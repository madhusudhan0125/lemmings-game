==> flow/design.v <==
module counter(
 input logic clk,
 input logic reset,
 input logic areset,
 output logic signal
);
logic [5:0]count;
always_ff@(posedge clk )begin
    if(areset || (reset && count<19))
        begin
            count = 0;
            signal =  0;
         end
    else if (~reset && count <19) begin
        count++;
        signal = 0;
     end else if(~reset && count >=19) begin
        count = 0;
        signal = 1;
     end else
        signal = 1;
end
endmodule
`timescale 1ns / 1ps
module top(
    input logic clk,
    input logic areset,
    input logic bump_left,
    input logic small_bump_left,
    input logic bump_right,
    input logic small_bump_right,
    input logic ground,
    input logic dig,
    output logic walk_left,
    output logic walk_right,
    output logic aah,
    output logic digging,
    output logic jumping
);
    parameter LEFT=0, RIGHT=1, FALLING_LEFT=2, FALLING_RIGHT=3, DIGGING_LEFT=4, DIGGING_RIGHT=5, SPLAT=6, JUMP_LEFT=7, JUMP_RIGHT=8;
    logic [3:0] state, next_state;
    logic splat_left, splat_right;
    counter count_left (
        .clk(clk),
        .reset(~(state == FALLING_LEFT)),
        .areset(areset),
        .signal(splat_left)
    );
    counter count_right (
        .clk(clk),
        .reset(~(state == FALLING_RIGHT)),
        .areset(areset),
        .signal(splat_right)
    );
    always_comb begin
        next_state = state;  
        case (state)
            LEFT: begin
                if (!ground)
                    next_state = FALLING_LEFT;
                else if (dig)
                    next_state = DIGGING_LEFT;
                else if (bump_left)
                    next_state = RIGHT;
                else if (small_bump_left)
                    next_state = JUMP_LEFT;
            end
            RIGHT: begin
                if (!ground)
                    next_state = FALLING_RIGHT;
                else if (dig)
                    next_state = DIGGING_RIGHT;
                else if (bump_right)
                    next_state = LEFT;
                else if (small_bump_right)
                    next_state = JUMP_RIGHT;
            end
            FALLING_LEFT: begin
                if (ground) begin
                    if (splat_left)
                        next_state = SPLAT;
                    else
                        next_state = LEFT;
                end
            end
            FALLING_RIGHT: begin
                if (ground) begin
                    if (splat_right)
                        next_state = SPLAT;
                    else
                        next_state = RIGHT;
                end
            end
            DIGGING_LEFT: begin
                if (!ground)
                    next_state = FALLING_LEFT;
            end
            DIGGING_RIGHT: begin
                if (!ground)
                    next_state = FALLING_RIGHT;
            end
            JUMP_LEFT: begin
                if (!ground)
                    next_state = FALLING_LEFT;
                else if (dig)
                    next_state = DIGGING_LEFT;
                else if (!small_bump_left)
                    next_state = LEFT;
            end
            JUMP_RIGHT: begin
                if (!ground)
                    next_state = FALLING_RIGHT;
                else if (dig)
                    next_state = DIGGING_RIGHT;
                else if (!small_bump_right)
                    next_state = RIGHT;
            end
            SPLAT: next_state = SPLAT;
        endcase
    end
    always_ff @(posedge clk or posedge areset) begin
        if (areset)
            state <= LEFT;
        else
            state <= next_state;
    end
    assign walk_left = (state == LEFT) && ~(state == SPLAT);
    assign walk_right = (state == RIGHT) && ~(state == SPLAT);
    assign aah = (state == FALLING_LEFT || state == FALLING_RIGHT) && ~(state == SPLAT);
    assign digging = (state == DIGGING_LEFT || state == DIGGING_RIGHT) && ~(state == SPLAT); 
    assign jumping = (state == JUMP_LEFT || state == JUMP_RIGHT) && ~(state == SPLAT);
endmodule
# ---- From RTL to reports: top
# Tool output for the design above, in the order of the flow.
# Lines are those of the file above, counted from 1.
# Operators carry their Yosys type and port widths (W data, S select, Z words).
# Library cell names are shortened.
# The mark n/a stands for no value.
dict set report design {
  top {top}
  clk_port {clk}
  library {sky130hd}
  corner {tt_025C_1v80}
}

# ---- After elaboration
# Source: Yosys, flattened and elaborated, memories not mapped. Widths are those after wreduce. Registers that Yosys merges into a memory's read port (data or address) are not register bits. Print and check cells do not count. Equal cells are merged and count once.
dict set report word_totals {
  memories 0
  out_inout_bits 5
  ramBits 0
  rom_bits 0
  elab_cells 78
  reg_bits 18
  latch_bits 0
  input_bits 8
  clocked_rd_ports_x_width 0
}
dict set report classes {
  mux 27
  reduce_and_logical 21
  logic 3
  cmp 4
  mul 0
  addsub 2
  shift 0
  eq_ne 16
  div 0
}
# op count
set op_table {}
lappend op_table {{$mux W4} 18}
lappend op_table {{$pmux W4 S9} 1}
lappend op_table {{$mux W6} 4}
lappend op_table {{$eq A4 B3 Y1 const B} 4}
lappend op_table {{$add A6 B1 Y6 const B} 2}
lappend op_table {{$ge A6 B5 Y1 const B} 2}
lappend op_table {{$lt A6 B5 Y1 const B} 2}
lappend op_table {{$logic_and A1 B1 Y1} 11}
lappend op_table {{$ne A5 B5 Y1 const B} 2}
lappend op_table {{$reduce_and A9 Y1} 1}
lappend op_table {{$reduce_bool A9 Y1} 1}
lappend op_table {{$ne A2 B2 Y1 const B} 4}
lappend op_table {{$eq A4 B2 Y1 const B} 2}
lappend op_table {{$ne A4 B4 Y1 const B} 2}
lappend op_table {{$mux W3} 2}
lappend op_table {{$logic_or A1 B1 Y1} 5}
lappend op_table {{$reduce_bool A2 Y1} 2}
lappend op_table {{$eq A4 B1 Y1 const B} 1}
lappend op_table {{$eq A4 B4 Y1 const B} 1}
lappend op_table {{$logic_not A4 Y1} 1}
lappend op_table {{$not A1 Y1} 3}
lappend op_table {{$mux W1} 2}

# ---- Logic depth
# Longest topological path by Yosys (ltp), each cell counted once; first at word level (registers and memories cut), then after technology mapping (sequential cells cut; the memories' decode and read muxes count).
dict set report depth {
  word_depth 5
  abc_area 0
  depth_mapped 5
  ltp_nobuf 5
}

# ---- Synthesis result
# Source: synth_stat.txt of the flow (Yosys; design flattened, memories mapped). It holds for the ABC_AREA given above (unset counts as 0); a run with the other value may have another netlist.
dict set report mapped {
  sequential_area_um2 506.7
  cells 118
  synth_area_um2 1096.1
  ff_cells 23
}
# type count area_total_um2
set by_type {}
lappend by_type {dfxtp_1 14 280.269}
lappend by_type {dfrtp_1 8 200.192}
lappend by_type {nor2_1 18 67.565}
lappend by_type {nor3b_1 7 52.55}
lappend by_type {o21a_1 5 37.536}
lappend by_type {a21oi_1 7 35.034}
lappend by_type {dfstp_2 1 26.275}
lappend by_type {ha_1 2 25.024}
lappend by_type {nand3_1 5 25.024}
lappend by_type {nor4_4 1 21.27}
lappend by_type {mux2i_1 2 20.019}
lappend by_type {a31oi_1 3 18.768}
lappend by_type {nand2_1 5 18.768}
lappend by_type {o22ai_1 3 18.768}
lappend by_type {a2bb2oi_1 2 17.517}
lappend by_type {nand4b_1 2 17.517}
lappend by_type {or3b_1 2 17.517}
lappend by_type {o41ai_2 1 16.266}
# Other cell types: 18; their cells: 30.
# The figures by module come from a second, unflattened synthesis with its own total; it is not the netlist above.
dict set report unflattened {
  hier_cells 130
  area_unflattened_um2 1153.6
}
# Rows give one instance, submodules left out.
# mod instances n_cells seq_area_um2 area_um2
set by_module {}
lappend by_module {counter 2 42 140.1 351.6}
lappend by_module {top 1 46 226.5 450.4}

# ---- Worst setup path after synthesis
# Path of least setup slack by OpenSTA after synthesis, without wires, with an ideal clock, recovery checks aside; 20% of the period is set as input and as output delay. Where synthesis merged equal registers, the netlist keeps one of their names.
dict set report synth_timing {
  path_kind {reg2reg}
  start {reg count_left.count[0]}
  end {reg count_left.count[4]}
  delay_ps 1356
  setup_ps 65
  arrival_time_ps 1291
  required_time_ps 1595
  path_slack_ps 304
  path_buffers 0
  t_first_pin_ps 0
  tclk_ps 1660
  driving_pins 6
  synth_period_reached_ps 1356
}
# "delay_ps" is the arrival time less input delay plus setup time.
# "driving_pins" counts driving pins, that of a launching flip-flop among them; a cell with two outputs on the path counts twice.
# "synth_period_reached_ps" = period - worst setup slack (recovery checks aside). The figure is calculated, with input and output delays left at 20% of the set period.
# The rows between start and end are the longest chain of elaborated cells between them; the timing report does not say that the signal goes this way. Where chains are equally long, one stands for them.
# Each line given opens the expression or statement behind the cell; cells for indexed reads and writes are added by Yosys, which also makes memories of some case tables.
dict set report synth_via {
  cell_sequence {dfxtp_1 > ha_1 > or4b_1 > a21oi_1 > a21oi_1 > nor2_1}
  elab_chain_len 4
}
# element line
set synth_lines {}
lappend synth_lines {{start: declaration} 7} ;# logic [5:0]count;
lappend synth_lines {{start: assignment} 11} ;# count = 0;
lappend synth_lines {{start: assignment} 18} ;# count = 0;
lappend synth_lines {{$ge A6 B5 Y1} 17} ;# end else if(~reset && count >=19) begin
lappend synth_lines {{$logic_and A1 B1 Y1} 17}
lappend synth_lines {{$mux W6} 17}
lappend synth_lines {{$mux W6} 14} ;# else if (~reset && count <19) begin
lappend synth_lines {{end: assignment} 11}
lappend synth_lines {{end: assignment} 18}
lappend synth_lines {{end: declaration} 7}

# ---- Path in the finished layout
# Path of least setup slack in the final report of run 1 (OpenROAD, finished layout, wires in). Where an end is a register, its clock arrival counts in the times.
# The report prints the path's times to 10 ps; the period is as set.
dict set report layout_timing {
  path_kind {reg2out}
  start {reg state}
  end {out aah}
  tclk_ps 2030
  arrival_time_ps 1410
  required_time_ps 1620
  path_slack_ps 220
  path_buffers 1
  t_first_pin_ps 300
  driving_pins 3
}
# Where an end lacks its bit number, it is one bit of the signal, or one of the new flip-flops if synthesis recoded a state register.
# The rows between start and end are the longest chain of elaborated cells between them; the timing report does not say that the signal goes this way. Where chains are equally long, one stands for them.
dict set report layout_via {
  cell_sequence {dfrtp_2 > nor2_1 > clkdlybuf4s50_1}
  elab_chain_len 3
}
# element line
set layout_lines {}
lappend layout_lines {{start: declaration} 41} ;# logic [3:0] state, next_state;
lappend layout_lines {{start: assignment} 123} ;# state <= LEFT;
lappend layout_lines {{start: assignment} 125} ;# state <= next_state;
lappend layout_lines {{$eq A4 B2 Y1} 129} ;# assign aah = (state == FALLING_LEFT || state == FALLING_RIGHT) && ~(state == SPLAT);
lappend layout_lines {{$logic_or A1 B1 Y1} 129}
lappend layout_lines {{$logic_and A1 B1 Y1} 129}
lappend layout_lines {{end: declaration} 36} ;# output logic aah,

# 2 stored runs of top in the flow (synthesis by Yosys, layout by OpenROAD, sky130hd cells), in arbitrary order. Constraints: input delay and output delay 20% of the set period each, output load 0.01 pF.
# "timing.achieved_period_ps": clock period set for the run, less the worst setup slack. It is reckoned from that one timing run; input and output delays stay at 20% of the period that was set.
run="run 1" settings period_ns=2.03 CORE_UTILIZATION=56 SETUP_SLACK_MARGIN=0.2 PLACE_DENSITY=0.57 HOLD_SLACK_MARGIN=-0.02 TNS_END_PERCENT=95 MIN_ROUTING_LAYER="met1" CAP_MARGIN=20 CORE_MARGIN=2 SLEW_MARGIN=20
run="run 1" results timing.achieved_period_ps=1812 hold_ws_ps=410 worstSetupSlack_ps=218 synthesis_area_um2=1096.1 post_route_stdcell_area_um2=1295.0 dieArea_um2=2327.1
run="run 2" settings period_ns=2.27 CORE_UTILIZATION=69 PLACE_DENSITY=0.78 HOLD_SLACK_MARGIN=0.08 CELL_PAD_IN_SITES_GLOBAL_PLACEMENT=3 CELL_PAD_IN_SITES_DETAIL_PLACEMENT=2 CAP_MARGIN=5 SLEW_MARGIN=20 MAX_ROUTING_LAYER="met4" CORE_MARGIN=2
run="run 2" outcome="did not finish, placement stopped with GPL-0301"
